==> flow/design.v <==
module simd_alu #(
    parameter LANES = 4
)(
    input  wire               clk,
    input  wire               reset,
    input  wire [1:0]         op,       
    input  wire [32*LANES-1:0] a,
    input  wire [32*LANES-1:0] b,
    output reg  [32*LANES-1:0] result
);
integer i;
always @(posedge clk) begin
    if (reset)
        result <= 0;
    else begin
        for (i = 0; i < LANES; i = i + 1) begin
            case (op)
                2'b00: result[i*32 +: 32] <= a[i*32 +: 32] + b[i*32 +: 32];
                2'b01: result[i*32 +: 32] <= a[i*32 +: 32] * b[i*32 +: 32];
                default: result[i*32 +: 32] <= 32'd0;
            endcase
        end
    end
end
endmodule
module vector_regfile #(
    parameter LANES = 4
)(
    input  wire               clk,
    input  wire               we,
    input  wire [2:0]         waddr,
    input  wire [32*LANES-1:0] wdata,
    input  wire [2:0]         raddr,
    output wire [32*LANES-1:0] rdata
);
reg [32*LANES-1:0] regs [0:7];
initial begin
    regs[1] = {32'd4, 32'd3, 32'd2, 32'd1};
    regs[2] = {32'd40, 32'd30, 32'd20, 32'd10};
end
always @(posedge clk)
    if (we)
        regs[waddr] <= wdata;
assign rdata = regs[raddr];
endmodule
module data_memory #(
    parameter LANES = 4
)(
    input  wire               clk,
    input  wire               we,
    input  wire [7:0]         addr,
    input  wire [32*LANES-1:0] wdata,
    output reg  [32*LANES-1:0] rdata
);
reg [32*LANES-1:0] mem [0:255];
initial begin
    mem[8] = {32'd1, 32'd2, 32'd3, 32'd4};
end
always @(posedge clk) begin
    if (we)
        mem[addr] <= wdata;
    rdata <= mem[addr];
end
endmodule
module simd_gpu_core(
    input wire clk,
    input wire reset
);
reg [3:0] pc;
reg [15:0] imem [0:7];
initial begin
    imem[0] = {2'b10, 3'd3, 3'd0, 8'd8};
    imem[1] = {2'b00, 3'd4, 3'd3, 8'd0};
    imem[2] = {2'b11, 3'd4, 3'd0, 8'd9};
    imem[3] = 16'h0000;  
end
wire [15:0] instr = imem[pc];
wire [1:0] opcode = instr[15:14];
wire [2:0] rd     = instr[13:11];
wire [2:0] rs     = instr[10:8];
wire [7:0] imm    = instr[7:0];
wire [127:0] reg_out;
wire [127:0] alu_out;
wire [127:0] mem_out;
vector_regfile rf (
    .clk(clk),
    .we(!reset && opcode != 2'b11),
    .waddr(rd),
    .wdata(opcode == 2'b10 ? mem_out : alu_out),
    .raddr(rs),
    .rdata(reg_out)
);
data_memory dmem (
    .clk(clk),
    .we(opcode == 2'b11),
    .addr(imm),
    .wdata(reg_out),
    .rdata(mem_out)
);
simd_alu alu (
    .clk(clk),
    .reset(reset),
    .op(opcode),
    .a(reg_out),
    .b(reg_out),
    .result(alu_out)
);
always @(posedge clk)
    if (reset)
        pc <= 0;
    else
        pc <= pc + 1;
endmodule
module simd_core (
    input  wire         clk,
    input  wire         reset,
    input  wire [1:0]   opcode,
    input  wire [127:0] src_a,
    input  wire [127:0] src_b,
    output wire [127:0] result
);
simd_alu #(
    .LANES(4)
) alu (
    .clk(clk),
    .reset(reset),
    .op(opcode),
    .a(src_a),
    .b(src_b),
    .result(result)
);
endmodule
From RTL to reports: simd_core

The steps from the RTL of simd_core to its reports follow in flow order.
Lines are those of the file above, counted from 1.
Cell names lack the library's common part.
Not given: n/a

Top module: simd_core
Clock: clk
Cell library: sky130hd
Library corner: tt_025C_1v80

Elaborated design

Source: Yosys, flattened and elaborated, memories not mapped. Widths are those after wreduce; folded enables and synchronous resets count as part of the registers. Registers that Yosys merges into a memory's read port (data or address) are not register bits. Print and check cells do not count. Equal cells are merged and count once.

Flip-flop bits (word level): 128
Input port bits: 260
Output and inout bits: 128
Elaborated cells: 18

$add $sub $neg: 4
Multiply operators: 4
Equality and inequality tests: 1
Multiplexer cells: 4
Reduce/logical cells: 1

Operators by type and width:

| operator                                                 | number |
| 32-bit by 32-bit multiplier with 32-bit output           | 4 |
| 32-bit parallel mux with 2-bit select                    | 4 |
| 32-bit adder                                             | 4 |
| 2-bit by 1-bit == test with 1-bit output with constant B | 1 |
| 2-bit logical NOT                                        | 1 |

Logic depth

Yosys ltp: most cells in a row. Word level: on the elaborated netlist, between registers, memories and ports. Mapped: between sequential cells and ports; inverters and the memories' decode and read muxes count.

Word-level depth: 2
ABC_AREA: 0
Depth in mapped cells: 28

Mapped cells and area

Source: synth_stat.txt of the flow (Yosys; design flattened, memories mapped). It holds for the ABC_AREA given above (unset counts as 0); a run with the other value may have another netlist.

Cell count: 8060
Cell area after synthesis: 72049.1 µm²
Flip-flop cells: 128
Buffers: 361

Cells by type:

| type     | number | area in all (µm²) |
| fa_1     | 1636   | 3.28E+04 |
| ha_1     | 616    | 7.71E+03 |
| and2_1   | 1214   | 7.59E+03 |
| inv_1    | 1548   | 5.81E+03 |
| nand2_1  | 992    | 3.72E+03 |
| xnor2_1  | 298    | 2.61E+03 |
| dfxtp_1  | 128    | 2.56E+03 |
| clkbuf_1 | 343    | 1.29E+03 |
| xor2_1   | 138    | 1.21E+03 |
| a21oi_1  | 206    | 1.03E+03 |
| nor2_1   | 207    | 776.995 |
| a21o_1   | 88     | 660.634 |
| o21ai_0  | 99     | 495.475 |
| a211oi_1 | 49     | 367.853 |
| o21a_1   | 37     | 277.766 |
| nand3_1  | 49     | 245.235 |
| a31oi_1  | 33     | 206.448 |
| nand2b_1 | 32     | 200.192 |

Other cell types: 69; their cells: 347.
The figures by module come from a second, unflattened synthesis with its own total; it is not the netlist above.

Cell total of the unflattened synthesis: 8033
Area (unflattened synthesis): 71840.2 µm²

Each row is one instance without its submodules.

By module:

| module              | times used | cells | area (µm²) |
| simd_alu #(LANES=4) | 1          | 8033  | 71840.2 |
| simd_core           | 1          | 0     | 0.0 |

Worst setup path after synthesis

Source: OpenSTA report_checks on the synthesized netlist (no wires, ideal clock, input and output delay 20% of the period each), path of least setup slack; recovery checks are left aside. Register names are those of the netlist, which keeps one name where synthesis merged equal registers.

Path type: input to register
Start point: input src_a[11]
End point: register alu.result[31]
Period: 17.8 ns
Setup time: 0.070 ns
Time at the first pin: 3.560 ns
Data arrival time: 10.176 ns
Path slack: 7.554 ns
Delay of the path: 6.686 ns
Stages on the path: 25
Buffers on the path: 2
Synthesis period reached: 10.246 ns

"delay of the path" = arrival - input delay + setup time.
"stages on the path" counts driving pins, that of a launching flip-flop among them; a cell with two outputs on the path counts twice.
"synthesis period reached" = period - worst setup slack (recovery checks aside). The figure is calculated, with input and output delays left at 20% of the set period.
Between the ends stands the longest chain of elaborated cells between them, by number of cells; it is not shown to be the way that was timed. Of several equally long chains one is given.
A line is the first line of the expression or statement that the cell stems from. Yosys adds cells for indexed reads and writes and turns some case tables into memories.
A register here has more assigning lines than the two given.

Cell sequence: clkbuf_1 clkbuf_1 and2_1 fa_1 fa_1 fa_1 inv_1 fa_1 inv_1 fa_1 inv_1 fa_1 inv_1 fa_1 fa_1 ha_1 a21oi_1 o2111ai_1 a221o_1 a2111oi_1 nor3_1 o31ai_1 xnor2_1 nand2_1 a21oi_1
Cells in the longest elaborated chain: 2

Ends and longest elaborated chain, after synthesis:

| element                                        | RTL line | source |
| start, declared                                | 118      | `input  wire [127:0] src_a,` |
| 32-bit by 32-bit multiplier with 32-bit output | 19       | `2'b01: result[i*32 +: 32] <= a[i*32 +: 32] * b[i*32 +: 32];` |
| 32-bit parallel mux with 2-bit select          | 17       | `case (op)` |
| end, assigned                                  | 18       | `2'b00: result[i*32 +: 32] <= a[i*32 +: 32] + b[i*32 +: 32];` |
| end, assigned                                  | 19       |  |
| end, declared                                  | 9        | `output reg  [32*LANES-1:0] result` |

Path in the finished layout

From the final timing report of flow run A: the path of least setup slack in the routed layout; clock arrival at registers is part of the times.

Path type: input to register
Start point: input src_a[11]
End point: register alu.result[31]
Period: 14.5 ns
Setup time: 0.08 ns
Time at the first pin: 2.90 ns
Data arrival time: 12.72 ns
Path slack: 2.21 ns
Stages on the path: 26
Buffers on the path: 3

Between the ends stands the longest chain of elaborated cells between them, by number of cells; it is not shown to be the way that was timed. Of several equally long chains one is given.
A register here has more assigning lines than the two given.

Cell sequence: clkdlybuf4s50_1 clkbuf_1 clkbuf_1 and2_1 fa_1 fa_1 fa_1 inv_1 fa_1 inv_1 fa_1 inv_1 fa_1 inv_1 fa_1 fa_1 ha_1 a21oi_1 o2111ai_1 a221o_1 a2111oi_1 nor3_1 o31ai_1 xnor2_1 nand2_1 a21oi_1
Cells in the longest elaborated chain: 2

Ends and longest elaborated chain, after layout:

| element                                        | RTL line | source |
| start, declared                                | 118      | `input  wire [127:0] src_a,` |
| 32-bit by 32-bit multiplier with 32-bit output | 19       | `2'b01: result[i*32 +: 32] <= a[i*32 +: 32] * b[i*32 +: 32];` |
| 32-bit parallel mux with 2-bit select          | 17       | `case (op)` |
| end, assigned                                  | 18       | `2'b00: result[i*32 +: 32] <= a[i*32 +: 32] + b[i*32 +: 32];` |
| end, assigned                                  | 19       |  |
| end, declared                                  | 9        | `output reg  [32*LANES-1:0] result` |

==> runs of simd_core <==
2 stored runs of simd_core in the flow (synthesis by Yosys, layout by OpenROAD, sky130hd cells), in arbitrary order. Constraints: input delay and output delay 20% of the set period each, output load 0.01 pF.
"critical path time" = time allowed to the worst setup path (clock period - input delay - output delay, where it has them) - its slack; a late launch clock adds to it, a late capture clock takes from it.
Settings: -- = not set for that run.

| item                                         | flow run A        | flow run B        |
| period_ns                                    | 14.5              | 5.79              |
| CORE_UTILIZATION                             | 29                | 62                |
| PLACE_DENSITY_LB_ADDON                       | 0.14              | --                |
| CORE_ASPECT_RATIO                            | 0.63              | 1.2               |
| CORE_MARGIN                                  | 7                 | 8                 |
| CELL_PAD_IN_SITES_DETAIL_PLACEMENT           | 2                 | 0                 |
| TNS_END_PERCENT                              | 50                | --                |
| ABC_AREA                                     | 0                 | --                |
| GPL_TIMING_DRIVEN                            | 0                 | --                |
| GPL_ROUTABILITY_DRIVEN                       | 1                 | --                |
| MIN_ROUTING_LAYER                            | met1              | --                |
| MAX_ROUTING_LAYER                            | met4              | met4              |
| CAP_MARGIN                                   | 20                | 20                |
| SLEW_MARGIN                                  | 20                | 20                |
| SETUP_SLACK_MARGIN                           | --                | 1.48              |
| PLACE_DENSITY                                | --                | 0.42              |
| standard-cell area of the final layout (µm²) | 80811.3           | 95195.0           |
| critical path time (ns)                      | 9.39              | 6.25              |
| critical path kind                           | input to register | input to register |
| final design utilization                     | 0.327             | 0.823             |
| worst setup slack after layout (ns)          | 2.209             | -1.622            |
| die area (µm²)                               | 262971.0          | 127418.0          |
| chip area after synthesis (Yosys) (µm²)      | 72049.1           | 72049.1           |

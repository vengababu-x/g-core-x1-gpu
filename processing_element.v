==> flow/design.v <==
module processing_element (
    input clk, reset,
    input [15:0] in_a, in_b,
    output reg [15:0] out_a, out_b,
    output reg [31:0] acc
);
    always @(posedge clk or posedge reset) begin
        if (reset) begin
            acc <= 32'b0; out_a <= 16'b0; out_b <= 16'b0;
        end else begin
            acc <= acc + (in_a * in_b);
            out_a <= in_a; out_b <= in_b;
        end
    end
endmodule
== From RTL to reports: processing_element ==
What the tools print for processing_element, step after step.
Line numbers count from 1 in the design file above.
Cell names lack the library's common part.
A cell with -- has no value.

* Top: processing_element
* Clock: clk
* Library: sky130hd
* Library corner: tt_025C_1v80

== Word level ==
Yosys after proc, flatten, opt, wreduce and memory -nomap, before mapping. Enables and synchronous resets that opt folds into registers are not counted as muxes. Memory bits, and registers merged into a memory's read port (data or address), are not among the register bits. Print and check cells are not counted. Equal cells are merged and count once.

* Add/subtract/negate cells: 1
* Multiply operators: 1
* Divide/modulo/power cells: 0
* Magnitude comparators: 0
* Equality and inequality tests: 0
* Shift-type cells: 0
* Muxes and demuxes: 0
* Bitwise gates (word level): 0
* Reductions and logical operators: 0

{| class="wikitable"
|+ Operator list
! kind !! count
|-
| 16-bit by 16-bit multiplier with 32-bit output || 1
|-
| 32-bit adder || 1
|}

* Flip-flop bits (word level): 64
* Bits in latches: 0
* Memory bits (writable): 0
* ROM bits: 0
* Clocked read ports x word width: 0
* Memories kept: 0
* Bits of input ports: 34
* Output and inout bits: 64
* Cells after elaboration: 5

== Depth ==
Longest topological path by Yosys (ltp), each cell counted once; first at word level (registers and memories cut), then after technology mapping (sequential cells cut; the memories' decode and read muxes count).

* Word-level depth: 2
* ABC_AREA: 0
* Gate-level depth with buffers: 22
* Depth with buffers taken out: 20

== Mapped cells and area ==
Yosys stat after the flow's synthesis: flattened, memories mapped to cells. It holds for the ABC_AREA given above (unset counts as 0); a run with the other value may have another netlist.

* Mapped cells: 1209
* Cell area after synthesis: 11237.0 µm²
* Area of sequential cells: 1601.5 µm²
* Flip-flops: 64
* Buffer cells: 42

{| class="wikitable"
|+ Cells by type
! type !! count !! area in all (µm²)
|-
| fa_1 || 225 || 4504.32
|-
| dfrtp_1 || 64 || 1.6E+03
|-
| ha_1 || 99 || 1.24E+03
|-
| inv_1 || 326 || 1.22E+03
|-
| and2_1 || 117 || 731.952
|-
| nand2_1 || 172 || 645.619
|-
| a21oi_1 || 32 || 160.154
|-
| clkbuf_1 || 37 || 138.883
|-
| xnor2_1 || 14 || 122.618
|-
| xor2_1 || 13 || 113.859
|-
| o21ai_0 || 17 || 85.082
|-
| nor2_1 || 14 || 52.55
|-
| and4_1 || 4 || 35.034
|-
| nand4_1 || 5 || 31.28
|-
| a2111oi_2 || 2 || 30.029
|-
| a21o_1 || 4 || 30.029
|-
| a311oi_1 || 3 || 26.275
|-
| nand3_1 || 5 || 25.024
|}

Other cell types: 32; their cells: 56.

== Worst setup path after synthesis ==
OpenSTA on the mapped netlist: ideal clock, no wires. The path of least setup slack (recovery checks aside). Input and output delay are each 20% of the period. Register names are those of the netlist, which keeps one name where synthesis merged equal registers.

* Path type: input -> register
* Start: input in_b[1]
* End: register acc[21]
* Period: 11.6 ns
* External input delay: 2.320 ns
* Library setup time: 0.140 ns
* Launch time at the first pin: 2.320 ns
* Arrival time: 7.264 ns
* Data required time: 11.460 ns
* Path slack: 4.197 ns
* Path delay: 5.084 ns
* Driving pins on the path: 17
* Buffers on the path: 1
* Synthesis period reached: 7.403 ns

"path delay" = arrival - input delay + setup time.
"driving pins on the path": output pins that drive a net of the path, with the launching flip-flop's if there is one; two outputs of one cell count as two.
"synthesis period reached" = period - worst setup slack (recovery checks aside). The figure is calculated, with input and output delays left at 20% of the set period.
The rows between start and end are the longest chain of elaborated cells between them; the timing report does not say that the signal goes this way. Where chains are equally long, one stands for them.
Each line given opens the expression or statement behind the cell; cells for indexed reads and writes are added by Yosys, which also makes memories of some case tables.

* Cells stage by stage: clkbuf_1 -> nand2_1 -> fa_1 -> fa_1 -> inv_1 -> fa_1 -> inv_1 -> fa_1 -> fa_1 -> fa_1 -> inv_1 -> ha_1 -> a21oi_1 -> o21ai_0 -> a221o_2 -> a2111oi_0 -> a311oi_1
* Length of the longest elaborated chain: 2
* Elaborated cells on any way between the ends: 2
* Source lines of those cells: 1
* Classes of those cells: add/sub: 1; mul: 1

{| class="wikitable"
|+ RTL lines, path after synthesis
! element !! line !! source
|-
| start: declaration || 3 || <nowiki>input [15:0] in_a, in_b,</nowiki>
|-
| 16-bit by 16-bit multiplier with 32-bit output || 11 || <nowiki>acc <= acc + (in_a * in_b);</nowiki>
|-
| 32-bit adder || 11 ||
|-
| end: assignment || 9 || <nowiki>acc <= 32'b0; out_a <= 16'b0; out_b <= 16'b0;</nowiki>
|-
| end: assignment || 11 ||
|-
| end: declaration || 5 || <nowiki>output reg [31:0] acc</nowiki>
|}

== Path in the finished layout ==
Path of least setup slack in the final report of flow run A (OpenROAD, finished layout, wires in). Where an end is a register, its clock arrival counts in the times.

* Path type: input -> register
* Start: input in_b[7]
* End: register acc[20]
* Period: 7.19 ns
* External input delay: 1.44 ns
* Library setup time: 0.11 ns
* Launch time at the first pin: 1.44 ns
* Arrival time: 6.64 ns
* Data required time: 7.47 ns
* Path slack: 0.83 ns
* Driving pins on the path: 22
* Buffers on the path: 5

The rows between start and end are the longest chain of elaborated cells between them; the timing report does not say that the signal goes this way. Where chains are equally long, one stands for them.

* Cells stage by stage: clkdlybuf4s15_2 -> buf_12 -> nand2_4 -> fa_1 -> inv_1 -> fa_1 -> inv_2 -> fa_1 -> inv_2 -> fa_2 -> fa_1 -> inv_1 -> fa_1 -> inv_2 -> ha_4 -> buf_6 -> and2_4 -> a221oi_4 -> o221ai_4 -> buf_6 -> buf_6 -> xor2_1
* Length of the longest elaborated chain: 2
* Elaborated cells on any way between the ends: 2
* Source lines of those cells: 1
* Classes of those cells: add/sub: 1; mul: 1

{| class="wikitable"
|+ RTL lines, path after layout
! element !! line !! source
|-
| start: declaration || 3 || <nowiki>input [15:0] in_a, in_b,</nowiki>
|-
| 16-bit by 16-bit multiplier with 32-bit output || 11 || <nowiki>acc <= acc + (in_a * in_b);</nowiki>
|-
| 32-bit adder || 11 ||
|-
| end: assignment || 9 || <nowiki>acc <= 32'b0; out_a <= 16'b0; out_b <= 16'b0;</nowiki>
|-
| end: assignment || 11 ||
|-
| end: declaration || 5 || <nowiki>output reg [31:0] acc</nowiki>
|}

Hand-over note for processing_element

Measured data: module processing_element, platform sky130hd, 2 stored runs of the flow under differing settings, order arbitrary. Input and output delays are each 20% of the period that was set; the output load is 0.01 pF.
"period achieved" = clock period - worst setup slack. The figure is calculated, with input and output delays left at 20% of the set period.
"critical setup path time" is the time allowed to the run's worst setup path (the clock period less input and output delay, where it has them) less its slack. Clock arrival times count: a late capture clock shortens it, a late launch clock lengthens it.

=== Flow run A ===
{| class="wikitable"
! Setting !! Value
|-
| period_ns || 7.19
|-
| CORE_UTILIZATION || 20
|-
| SETUP_SLACK_MARGIN || 1.52
|-
| PLACE_DENSITY_LB_ADDON || 0.08
|-
| MIN_ROUTING_LAYER || met1
|-
| MAX_ROUTING_LAYER || met5
|-
| CAP_MARGIN || 20
|-
| CORE_MARGIN || 2
|-
| SLEW_MARGIN || 20
|-
! Result !! Value
|-
| Post-route worst hold slack || 0.503 ns
|-
| Utilization in the final report || 0.301
|-
| Cell area after synthesis || 11237.0 µm²
|-
| Area of the die || 58097.9 µm²
|-
| Period achieved || 6.360 ns
|-
| Summed negative setup slack || 0.000 ns
|-
| Critical setup path time || 4.92 ns
|-
| Critical path kind || input -> register
|-
| Worst setup slack after layout || 0.830 ns
|}

=== Flow run B ===
{| class="wikitable"
! Setting !! Value
|-
| period_ns || 4.03
|-
| CAP_MARGIN || 20
|-
| CORE_MARGIN || 2
|-
| CORE_UTILIZATION || 40
|-
| SLEW_MARGIN || 20
|-
! Result !! Value
|-
| Post-route worst hold slack || 0.535 ns
|-
| Utilization in the final report || 0.598
|-
| Cell area after synthesis || 11237.0 µm²
|-
| Area of the die || 29450.0 µm²
|-
| Period achieved || 5.669 ns
|-
| Summed negative setup slack || -33.307 ns
|-
| Critical setup path time || 4.86 ns
|-
| Critical path kind || input -> register
|-
| Worst setup slack after layout || -1.639 ns
|}

End of note.
